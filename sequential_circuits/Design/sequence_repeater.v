==> flow/design.v <==
`timescale 1ns / 1ps
module sequence_repeater(
input clk,rst,
output reg[2:0] dout);
reg [2:0]cnt;
always @(posedge clk or posedge rst) begin
if(rst==1'b1) begin
cnt<=1'b0;
dout<=3'd1;
end
else if (clk==1'b1) begin
case(cnt) 
3'd0: begin
if(dout==3'd4) 
dout<=3'd1;
else if(dout==3'd1) 
dout<=3'd6;
cnt<=cnt+1;
end
3'd1: begin
dout<=3'd6;
cnt<=cnt+1;
end
3'd2: begin
dout<=3'd5;
cnt<=cnt+1;
end
3'd3: begin
dout<=3'd7;
cnt<=cnt+1;
end
3'd4: begin
dout<=3'd3;
cnt<=cnt+1;
end
3'd5: begin
dout<=3'd2;
cnt<=cnt+1;
end
3'd6: begin
dout<=3'd4;
cnt<=3'd0;
end
endcase
end
end
endmodule
Step by step through the tools: sequence_repeater --
What the tools print for sequence_repeater, step after step. Line numbers count from 1 in the design file above. Operators carry their Yosys type and port widths (W data, S select, Z words). A cell with -- has no value.
Set-up: top module sequence_repeater, clock port clk, library sky130hd, timing corner tt_025C_1v80

Word level --
Source: Yosys, flattened and elaborated, memories not mapped. Widths are those after wreduce. Registers that Yosys merges into a memory's read port (data or address) are not register bits. Print and check cells do not count. Equal cells are merged and count once.
Storage and ports: bits in registers 6, input bits 2, output and inout bits 3, cells after elaboration 21
Operators by class: $add $sub $neg 1, equal/unequal tests 9, multiplexer cells 4, reduce/logical cells 5
Operators by type and width (number):
- $pmux W3 S7 | 1
- $eq A3 B3 Y1 const B | 4
- $reduce_bool A7 Y1 | 1
- $eq A3 B1 Y1 const B | 2
- $eq A3 B2 Y1 const B | 2
- $reduce_or A6 Y1 | 1
- $pmux W3 S2 | 1
- $mux W3 | 2
- $add A3 B1 Y3 const B | 1
- $ne A3 B3 Y1 const B | 1
- $logic_not A3 Y1 | 1
- $reduce_and A2 Y1 | 1
- $reduce_bool A2 Y1 | 1

Logic depth --
Yosys ltp: most cells in a row. Word level: on the elaborated netlist, between registers, memories and ports. Mapped: between sequential cells and ports; inverters and the memories' decode and read muxes count.
Depth: word-level depth 4, ABC_AREA 0, mapped depth 8, depth with buffers taken out 7

Mapped cells and area --
Source: synth_stat.txt of the flow (Yosys; design flattened, memories mapped). It holds for the ABC_AREA given above (unset counts as 0); a run with the other value may have another netlist. Totals and module areas in this step are rounded.
Synthesis totals: cells in the netlist 43, chip area (Yosys) 0.00041 sq mm, sequential part of the area 0.00015 sq mm, flip-flop cells 6, buffer cells 2
Cells by type:
- sky130_fd_sc_hd__dfrtp_1 | number 5, area in all 125.12 sq um
- sky130_fd_sc_hd__mux2i_1 | number 3, area in all 30.029 sq um
- sky130_fd_sc_hd__dfstp_2 | number 1, area in all 26.275 sq um
- sky130_fd_sc_hd__inv_1 | number 6, area in all 22.522 sq um
- sky130_fd_sc_hd__mux2_2 | number 2, area in all 22.522 sq um
- sky130_fd_sc_hd__a211oi_4 | number 1, area in all 20.019 sq um
- sky130_fd_sc_hd__a21oi_1 | number 3, area in all 15.014 sq um
- sky130_fd_sc_hd__ha_1 | number 1, area in all 12.512 sq um
- sky130_fd_sc_hd__nor2b_1 | number 2, area in all 12.512 sq um
- sky130_fd_sc_hd__o22ai_2 | number 1, area in all 12.512 sq um
- sky130_fd_sc_hd__buf_6 | number 1, area in all 11.261 sq um
- sky130_fd_sc_hd__nand2_1 | number 3, area in all 11.261 sq um
- sky130_fd_sc_hd__nor2_1 | number 3, area in all 11.261 sq um
- sky130_fd_sc_hd__or3_4 | number 1, area in all 11.261 sq um
- sky130_fd_sc_hd__a21oi_2 | number 1, area in all 8.758 sq um
- sky130_fd_sc_hd__o2bb2ai_1 | number 1, area in all 8.758 sq um
- sky130_fd_sc_hd__xnor2_1 | number 1, area in all 8.758 sq um
- sky130_fd_sc_hd__nor3b_1 | number 1, area in all 7.507 sq um
Other cell types: 6; their cells: 6.

Timing after synthesis --
Path of least setup slack by OpenSTA after synthesis, without wires, with an ideal clock, recovery checks aside; 20% of the period is set as input and as output delay. Where synthesis merged equal registers, the netlist keeps one of their names.
Timing path after synthesis: path type register -> register, start point register cnt[1], end point register dout[0], period 1790 ps, library setup time 82 ps, time at the first pin 0 ps, arrival time 1550 ps, required time 1708 ps, slack 158 ps, delay of the path 1632 ps, stages on the path 7, buffers on the path 1, period reached after synthesis 1632 ps
"delay of the path" = arrival - input delay + setup time. "stages on the path": output pins that drive a net of the path, with the launching flip-flop's if there is one; two outputs of one cell count as two. "period reached after synthesis" = period - worst setup slack (recovery checks aside). The figure is calculated, with input and output delays left at 20% of the set period. The rows between start and end are the longest chain of elaborated cells between them; the timing report does not say that the signal goes this way. Where chains are equally long, one stands for them. A line is the first line of the expression or statement that the cell stems from. Yosys adds cells for indexed reads and writes and turns some case tables into memories. A register here has more assigning lines than the two given.
Between the ends, after synthesis: cell sequence sky130_fd_sc_hd__dfrtp_1 -> sky130_fd_sc_hd__buf_2 -> sky130_fd_sc_hd__nand2_1 -> sky130_fd_sc_hd__inv_1 -> sky130_fd_sc_hd__ha_1 -> sky130_fd_sc_hd__o22ai_2 -> sky130_fd_sc_hd__mux2_2, cells in the longest elaborated chain 3, elaborated cells on any way between the ends 11, RTL lines with such cells 1, classes of those cells eq/ne: 7; mux: 1; reduce/logical: 3
Ends and longest elaborated chain, after synthesis:
- start, declared | line 5 | reg [2:0]cnt;
- start, assigned | line 18 | cnt<=cnt+1;
- start, assigned | line 22 | cnt<=cnt+1;
- $eq A3 B3 Y1 | line 12 | case(cnt)
- $reduce_bool A7 Y1
- $reduce_and A2 Y1
- end, assigned | line 9 | dout<=3'd1;
- end, assigned | line 15 | dout<=3'd1;
- end, declared | line 4 | output reg[2:0] dout);

Path in the finished layout --
Path of least setup slack in the final report of entry B (OpenROAD, finished layout, wires in). Where an end is a register, its clock arrival counts in the times. The path's times are printed in steps of 10 ps; the period is the one set.
Timing path after layout: path type register -> output, start point register dout[0], end point output port dout[0], period 2050 ps, output delay 410 ps, time at the first pin 240 ps, arrival time 1330 ps, required time 1640 ps, slack 310 ps, stages on the path 2, buffers on the path 1
A register here has more assigning lines than the two given.
Between the ends, after layout: cell sequence sky130_fd_sc_hd__dfstp_2 -> sky130_fd_sc_hd__clkdlybuf4s50_1, cells in the longest elaborated chain 0, elaborated cells on any way between the ends 0, RTL lines with such cells 0
Ends and longest elaborated chain, after layout:
- start, declared | line 4 | output reg[2:0] dout);
- start, assigned | line 9 | dout<=3'd1;
- start, assigned | line 15 | dout<=3'd1;
- end, declared | line 4

2 stored runs of sequence_repeater in the flow (synthesis by Yosys, layout by OpenROAD, sky130hd cells), in arbitrary order. Constraints: input delay and output delay 20% of the set period each, output load 0.01 pF.
"achieved clock period" = clock period - worst setup slack. The figure is calculated, with input and output delays left at 20% of the set period.
"worst setup path time": the worst setup path's part of the clock period (all of it between registers, 20% less for each end at a port) less its slack. A launch clock that arrives late makes it longer, a capture clock that arrives late makes it shorter.
"worst setup path time" is given in steps of 10 ps.
Results are given in rounded form.
[entry A] settings: period_ns=1.45, CORE_UTILIZATION=63, PLACE_DENSITY_LB_ADDON=0.19, HOLD_SLACK_MARGIN=0.12, CELL_PAD_IN_SITES_GLOBAL_PLACEMENT=2, CELL_PAD_IN_SITES_DETAIL_PLACEMENT=1, TNS_END_PERCENT=10, ABC_AREA=0, CTS_CLUSTER_SIZE=44, CTS_CLUSTER_DIAMETER=235, MAX_ROUTING_LAYER=met5, CAP_MARGIN=20, CORE_MARGIN=2, SLEW_MARGIN=20
[entry A] result: did not finish, floorplanning stopped with PDN-0185
[entry B] settings: period_ns=2.05, CORE_UTILIZATION=35, SETUP_SLACK_MARGIN=0.07, PLACE_DENSITY_LB_ADDON=0.18, CORE_MARGIN=4, CELL_PAD_IN_SITES_GLOBAL_PLACEMENT=1, GPL_ROUTABILITY_DRIVEN=1, CTS_CLUSTER_DIAMETER=169, CAP_MARGIN=20, SLEW_MARGIN=20
[entry B] result: chip area after synthesis (Yosys) 0.00041 sq mm, die area 0.0018 sq mm, standard-cell area of the final layout 0.00049 sq mm, utilization 44%, worst setup slack after layout 310 ps, achieved clock period 1743 ps, worst setup path time 1330 ps, worst setup path kind register -> output
